==> flow/design.v <==
`timescale 1ns / 1ps
module SSD_Decoder(
    input clk,  
    input rst,
    input [5:0] char_code,
    output reg [31:0] char_seq
    );
    reg [7:0] newCharReg;  
    reg [5:0] oldCharCode;  
    always@(posedge rst or posedge clk) begin
        if (rst) begin
            char_seq <= 32'b1111_1111_1111_1111_1111_1111_1111_1111;
            newCharReg <= 8'b0;
            oldCharCode <= 8'b1000_0000;
        end
        else if (clk && (oldCharCode != char_code) ) begin
            oldCharCode <= char_code;
            case (char_code)
                6'b000_001 : newCharReg <= 8'b0111_0111;  
                6'b000_010 : newCharReg <= 8'b0111_1111;  
                6'b000_011 : newCharReg <= 8'b0100_1110;  
                6'b000_100 : newCharReg <= 8'b0111_1110;  
                6'b000_101 : newCharReg <= 8'b0100_1111;  
                6'b000_110 : newCharReg <= 8'b0100_0111;  
                6'b000_111 : newCharReg <= 8'b0101_1111;  
                6'b001_000 : newCharReg <= 8'b0011_0111;  
                6'b001_001 : newCharReg <= 8'b0011_0000;  
                6'b001_010 : newCharReg <= 8'b0011_1100;  
                6'b001_011 : newCharReg <= 8'b0101_0111;  
                6'b001_100 : newCharReg <= 8'b0000_1110;  
                6'b001_101 : newCharReg <= 8'b0011_0101;  
                6'b001_110 : newCharReg <= 8'b0010_0101;  
                6'b001_111 : newCharReg <= 8'b0111_1110;  
                6'b010_000 : newCharReg <= 8'b0110_0111;  
                6'b010_001 : newCharReg <= 8'b1111_1110;  
                6'b010_010 : newCharReg <= 8'b0110_1111;  
                6'b010_011 : newCharReg <= 8'b0101_1011;  
                6'b010_100 : newCharReg <= 8'b0000_1111;  
                6'b010_101 : newCharReg <= 8'b0011_1110;  
                6'b010_110 : newCharReg <= 8'b0010_0111;  
                6'b010_111 : newCharReg <= 8'b0011_1111;  
                6'b011_000 : newCharReg <= 8'b0011_0110;  
                6'b011_001 : newCharReg <= 8'b0011_0011;  
                6'b011_010 : newCharReg <= 8'b0110_1101;  
                6'b0 : newCharReg <= 8'b0;  
                default : newCharReg <= 8'b0;
            endcase
            char_seq <= {char_seq[23:0], ~newCharReg};
        end
        else begin
            char_seq <= char_seq;        
        end
    end
endmodule
== Reports on SSD_Decoder ==
Tool output for the design above, in the order of the flow.
Line numbers count from 1 in the design file above.
The mark -- stands for no value.

* Top: SSD_Decoder
* Clock: clk
* Standard-cell library: sky130hd
* Timing corner: tt_025C_1v80

== Word-level counts ==
Yosys after proc, flatten, opt, wreduce and memory -nomap, before mapping. Enables and synchronous resets that opt folds into registers are not counted as muxes. Memory bits, and registers merged into a memory's read port (data or address), are not among the register bits. Print and check cells are not counted. Equal cells are merged and count once.
Yosys's memory passes give these memory sizes; they may raise the number of words (mostly to a power of two), join words into wider ones and drop unused or constant bits.

* Bits in registers: 46
* Memory bits (read-only): 256
* Memories: 1
* Input port bits: 8
* Output and inout bits: 32
* Cells after elaboration: 8

{| class="wikitable"
|+ Memories
! memory !! depth !! width !! rd ports !! write ports !! RTL line !! RTL
|-
| (name not given) || 32 || 8 || 1 || 0 || 18 || <nowiki>case (char_code)</nowiki>
|}

* Eq/ne operators: 1
* Muxes and demuxes: 1
* Bitwise operators: 1
* Reductions and logical operators: 1

{| class="wikitable"
|+ Operators with widths
! cell !! count
|-
| 8-bit inverter || 1
|-
| 8-bit 2-to-1 mux || 1
|-
| 6-bit != test || 1
|-
| 1-bit logical AND || 1
|}

== Longest topological paths ==
Yosys ltp: most cells in a row. Word level: on the elaborated netlist, between registers, memories and ports. Mapped: between sequential cells and ports; inverters and the memories' decode and read muxes count.

* Depth in word-level cells: 2
* ABC_AREA: 0
* Mapped depth: 7
* Mapped depth without buffers: 6

== Netlist ==
The flow's flattened synthesis, as Yosys stat reports it; memories are mapped. The netlist is that of the ABC_AREA named above (0 if unset); the other value can give another one.

* Cell count: 180
* Mapped area: 2,309.7 sq um
* Sequential area: 1,191.1 sq um
* Mapped flip-flops: 46
* Buffers: 12

{| class="wikitable"
|+ Cells by type
! cell type !! count !! total area (sq um)
|-
| sky130_fd_sc_hd__dfstp_2 || 32 || 840.806
|-
| sky130_fd_sc_hd__mux2_2 || 35 || 394.128
|-
| sky130_fd_sc_hd__dfrtp_1 || 14 || 350.336
|-
| sky130_fd_sc_hd__ha_1 || 8 || 100.096
|-
| sky130_fd_sc_hd__mux2i_1 || 9 || 90.086
|-
| sky130_fd_sc_hd__xnor2_1 || 7 || 61.309
|-
| sky130_fd_sc_hd__inv_1 || 14 || 52.55
|-
| sky130_fd_sc_hd__buf_6 || 4 || 45.043
|-
| sky130_fd_sc_hd__nor2b_1 || 5 || 31.28
|-
| sky130_fd_sc_hd__mux2_4 || 2 || 30.029
|-
| sky130_fd_sc_hd__a21oi_1 || 5 || 25.024
|-
| sky130_fd_sc_hd__o21ai_0 || 5 || 25.024
|-
| sky130_fd_sc_hd__nand2_1 || 6 || 22.522
|-
| sky130_fd_sc_hd__nand2b_1 || 3 || 18.768
|-
| sky130_fd_sc_hd__a211o_1 || 2 || 17.517
|-
| sky130_fd_sc_hd__a2bb2oi_1 || 2 || 17.517
|-
| sky130_fd_sc_hd__o31a_1 || 2 || 17.517
|-
| sky130_fd_sc_hd__a22oi_1 || 2 || 15.014
|}

Other cell types: 19; their cells: 23.

FLOW RESULTS
============

Measured data: module SSD_Decoder, platform sky130hd, 2 stored runs of the flow under differing settings, order arbitrary. Input and output delays are each 20% of the period that was set; the output load is 0.01 pF.
"achieved period" is the run's clock period less its worst setup slack. It is reckoned from that one timing run; input and output delays stay at 20% of the period that was set.
By "time on the worst setup path" is meant the share of the clock period that the worst setup path is allowed (20% is reserved at inputs, 20% at outputs), minus its slack. Clock arrival times at its registers enter into it.
"total power of the final layout": no workload was simulated; the value follows from the tool's default switching activity.

=== Record 1 ===
{| class="wikitable"
! Setting !! Value
|-
| period_ns || 1.55
|-
| CORE_UTILIZATION || 72
|-
| SETUP_SLACK_MARGIN || 0.21
|-
| PLACE_DENSITY || 0.39
|-
| CORE_MARGIN || 10
|-
| TNS_END_PERCENT || 60
|-
| GPL_TIMING_DRIVEN || 1
|-
| GPL_ROUTABILITY_DRIVEN || 0
|-
| CAP_MARGIN || 40
|-
| SLEW_MARGIN || 20
|}
No final report: clock tree synthesis broke off with DPL-0038.

=== Record 2 ===
{| class="wikitable"
! Setting !! Value
|-
| period_ns || 1.96
|-
| CORE_UTILIZATION || 56
|-
| PLACE_DENSITY_LB_ADDON || 0.15
|-
| HOLD_SLACK_MARGIN || 0.06
|-
| CORE_MARGIN || 6
|-
| CELL_PAD_IN_SITES_GLOBAL_PLACEMENT || 1
|-
| ABC_AREA || 0
|-
| GPL_TIMING_DRIVEN || 1
|-
| CTS_CLUSTER_SIZE || 22
|-
| CAP_MARGIN || 20
|-
| MIN_ROUTING_LAYER || met1
|-
| MAX_ROUTING_LAYER || met4
|-
| SLEW_MARGIN || 20
|-
! Result !! Value
|-
| Total power of the final layout || 0.006097 W
|-
| Cell area after synthesis || 2,309.7 sq um
|-
| Setup TNS || 0.000 ns
|-
| Standard-cell area of the final layout || 3,189.3 sq um
|-
| Smallest setup slack || 0.054 ns
|-
| Utilization of the finished layout || 84.0 %
|-
| Time on the worst setup path || 1.51 ns
|-
| Kind of the worst setup path || reg2out
|-
| Achieved period || 1.906 ns
|-
| Die outline area || 5,809.5 sq um
|-
| Lowest hold slack || 0.246 ns
|}
